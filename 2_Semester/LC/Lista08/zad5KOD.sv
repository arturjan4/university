==> flow/design.v <==
module nwd(
  output [15:0] out,
  output fin,
  input clk, init,
  input [15:0] in1,
  input [15:0] in2,
);
  logic cmp;
  logic [15:0] a, rejA;
  logic [15:0] b, rejB;
  logic [15:0] diff;
  assign fin = (a == b);
  assign cmp = (a > b);
  assign diff = ((cmp) ? a : b) - ((cmp) ? b : a);  
  assign out = a;
  assign rejA = init ? in1 : ((cmp && !fin)  ? diff : a);
  assign rejB = init ? in2 : ((!cmp && !fin) ? diff : b);
  always_ff @(posedge clk)
	a <= rejA;   
  always_ff @(posedge clk)
    b <= rejB;   
endmodule
module test( 
  output [15:0] o,
  output fin,
  input clk, init,
  input [15:0] in1,
  input [15:0] in2,
);
  nwd test(o,fin,clk,init,in1,in2);
endmodule
; ---- Tool chain data of test
; The steps from the RTL of test to its reports follow in flow order.
; Lines are those of the file above, counted from 1.
; Operators: Yosys type, input widths -> output width; for muxes data width and select width s.
; Library cell names are shortened.
; Not given: n/a
[inputs]
top_module = test
clock_port = clk
cell_library = sky130hd
lib_corner = tt_025C_1v80

; ---- Word level
; Yosys after proc, flatten, opt, wreduce and memory -nomap, before mapping. Memory bits, and registers merged into a memory's read port (data or address), are not among the register bits. Print and check cells are not counted. Equal cells are merged and count once.
[bits]
output_inout_bits = 17
inputBits = 34
reg_bits = 32
wordCells = 17
[classes]
equal = 1
reduce_logical = 6
addsub = 1
compare = 1
n_mux = 6
[op_table]
columns = cell, count
row1 = $mux 16, 6
row2 = $sub 16x16->16, 1
row3 = $gt 16x16->1, 1
row4 = $eq 16x16->1, 1
row5 = $reduce_bool 2->1, 2
row6 = $logic_and 1x1->1, 2
row7 = $logic_not 1->1, 2

; ---- Longest topological paths
; Yosys ltp: most cells in a row. Word level: on the elaborated netlist, between registers, memories and ports. Mapped: between sequential cells and ports; inverters and the memories' decode and read muxes count.
[logic_depth]
ltp_word = 5
ABC_AREA = 0
depth_mapped = 17
depth_no_buf = 15

; ---- After synthesis
; Source: synth_stat.txt of the flow (Yosys; design flattened, memories mapped). It holds for the ABC_AREA given above (unset counts as 0); a run with the other value may have another netlist.
; Totals and module areas in this step are rounded.
[types]
columns = type, count, type_area_um2
row1 = edfxtp_1, 32, 960.922
row2 = nand2_1, 68, 255.245
row3 = ha_1, 17, 212.704
row4 = o21ai_0, 16, 80.077
row5 = inv_1, 20, 75.072
row6 = a21oi_1, 14, 70.067
row7 = nor2_1, 17, 63.811
row8 = nand2b_1, 10, 62.56
row9 = mux2_2, 5, 56.304
row10 = mux2i_1, 5, 50.048
row11 = nor3_1, 9, 45.043
row12 = xnor2_1, 5, 43.792
row13 = xor2_1, 5, 43.792
row14 = a21o_1, 5, 37.536
row15 = nor2b_1, 6, 37.536
row16 = o22ai_1, 6, 37.536
row17 = o311ai_0, 4, 35.034
row18 = a221o_1, 3, 30.029
; Other cell types: 41; their cells: 69.
[mapped]
mapped_area_mm2 = 0.00278
mapped_cells = 316
seq_area_mm2 = 0.000961
buffers = 10
ff_cells = 32
; The figures by module come from a second, unflattened synthesis with its own total; it is not the netlist above.
[unflattened]
hier_cells = 333
area_unflattened_mm2 = 0.00281
; Rows give one instance, submodules left out.
[by_module]
columns = mod, seq_area_mm2, n_cells, n_inst, mod_area_mm2
row1 = nwd, 0.000961, 333, 1, 0.00281
row2 = test, 0, 0, 1, 0

; ---- Worst setup path after synthesis
; OpenSTA on the mapped netlist: ideal clock, no wires. The path of least setup slack (recovery checks aside). Input and output delay are each 20% of the period. Register names are those of the netlist, which keeps one name where synthesis merged equal registers.
[synth_path]
path_kind = reg2reg
startpoint = register test.a[5]
endpoint = register test.b[0]
path_slack_ns = 0.740
setup_ns = 0.436
launch_ns = 0.000
delay_ns = 4.000
arrival_time_ns = 3.564
period_ns = 4.74
required_ns = 4.304
path_stages = 7
path_buffers = 1
synth_period_reached_ns = 4.0
; "delay_ns" = arrival - input delay + setup time.
; "path_stages" counts driving pins, that of a launching flip-flop among them; a cell with two outputs on the path counts twice.
; "synth_period_reached_ns" = period - worst setup slack (recovery checks aside). The figure is calculated, with input and output delays left at 20% of the set period.
; Between the ends stands the longest chain of elaborated cells between them, by number of cells; it is not shown to be the way that was timed. Of several equally long chains one is given.
; A line is the first line of the expression or statement that the cell stems from. Yosys adds cells for indexed reads and writes and turns some case tables into memories.
; Only ways into the end's enable, where the timed path ends, are counted here.
[synth_between]
cell_sequence = edfxtp_1 ha_1 a21o_1 a221o_1 a22o_4 buf_6 o41ai_1
elab_chain_cells = 4
cells_between = 6
classes_between = compare: 1; eq/ne: 1; reduce/logical: 4
[synth_rtl]
columns = item, line
row1 = start: declaration, 9  ; logic [15:0] a, rejA;
row2 = start: assignment, 19  ; a <= rejA;
row3 = $gt 16x16->1, 13  ; assign cmp = (a > b);
row4 = $logic_not 1->1, 17  ; assign rejB = init ? in2 : ((!cmp && !fin) ? diff : b);
row5 = $logic_and 1x1->1, 17
row6 = $reduce_bool 2->1, n/a
row7 = end: assignment, 21  ; b <= rejB;
row8 = end: declaration, 10  ; logic [15:0] b, rejB;

; ---- Path in the finished layout
; Path of least setup slack in the final report of run A (OpenROAD, finished layout, wires in). Where an end is a register, its clock arrival counts in the times.
[layout_path]
path_kind = reg2reg
startpoint = register test.b[5]
endpoint = register test.a[12]
path_buffers = 0
path_stages = 16
launch_ns = 0.29
period_ns = 3.81
setup_ns = 0.24
path_slack_ns = 0.32
arrival_time_ns = 3.54
required_ns = 3.86
; Between the ends stands the longest chain of elaborated cells between them, by number of cells; it is not shown to be the way that was timed. Of several equally long chains one is given.
; Ways into the end's enable are left out, as the timed path ends at the data pin.
[layout_between]
cell_sequence = edfxtp_1 inv_2 ha_4 a21o_1 a221o_1 a22oi_2 a31oi_4 nor2_1 nor2_1 ha_2 o21a_4 o31ai_4 a31oi_2 a211o_1 xor2_1 mux2_2
elab_chain_cells = 5
cells_between = 9
classes_between = add/sub: 1; compare: 1; eq/ne: 1; mux: 4; reduce/logical: 2
[layout_rtl]
columns = item, line
row1 = start: declaration, 10  ; logic [15:0] b, rejB;
row2 = start: assignment, 21  ; b <= rejB;
row3 = $gt 16x16->1, 13  ; assign cmp = (a > b);
row4 = $mux 16, 14  ; assign diff = ((cmp) ? a : b) - ((cmp) ? b : a);
row5 = $sub 16x16->16, 14
row6 = $mux 16 (2 in a row), 16  ; assign rejA = init ? in1 : ((cmp && !fin)  ? diff : a);
row7 = end: assignment, 19  ; a <= rejA;
row8 = end: declaration, 9  ; logic [15:0] a, rejA;

; Record of 2 stored runs of the RTL-to-layout flow on test, platform sky130hd. The runs are unordered. Constraints: input delay and output delay 20% of the set period each, output load 0.01 pF.
; By "clock_period_reached_ns" is meant the clock period of the run minus its worst setup slack. This is arithmetic on one report: input and output delays are still those of the set period (20% each).
; "worstPathTime_ns": the worst setup path's part of the clock period (all of it between registers, 20% less for each end at a port) less its slack. A launch clock that arrives late makes it longer, a capture clock that arrives late makes it shorter.
; Results are given in rounded form.

[run A: settings]
period_ns = 3.81
CORE_UTILIZATION = 33
SETUP_SLACK_MARGIN = 0.68
PLACE_DENSITY_LB_ADDON = 0.21
ABC_AREA = 0
CTS_CLUSTER_SIZE = 11
CTS_CLUSTER_DIAMETER = 284
MIN_ROUTING_LAYER = met2
CAP_MARGIN = 20
CORE_MARGIN = 2
SLEW_MARGIN = 20
[run A: results]
post_synth_area_mm2 = 0.00278
design_die_area_mm2 = 0.00917
post_route_stdcell_area_mm2 = 0.00425
utilization_pct = 52.0
worst_setup_slack_ns = 0.317
total_negative_slack_ns = 0.000
worst_hold_slack_ns = 0.828
clock_period_reached_ns = 3.493
worstPathTime_ns = 3.49
worstPathKind = reg2reg

[run B: settings]
period_ns = 7.58
CORE_UTILIZATION = 23
PLACE_DENSITY_LB_ADDON = 0.12
CORE_MARGIN = 10
CELL_PAD_IN_SITES_DETAIL_PLACEMENT = 2
ABC_AREA = 1
GPL_ROUTABILITY_DRIVEN = 1
MAX_ROUTING_LAYER = met4
CAP_MARGIN = 20
SLEW_MARGIN = 20
[run B: results]
post_synth_area_mm2 = 0.00283
design_die_area_mm2 = 0.0171
post_route_stdcell_area_mm2 = 0.00362
utilization_pct = 30.1
worst_setup_slack_ns = 3.28
total_negative_slack_ns = 0.000
worst_hold_slack_ns = 0.936
clock_period_reached_ns = 4.296
worstPathTime_ns = 2.78
worstPathKind = reg2out
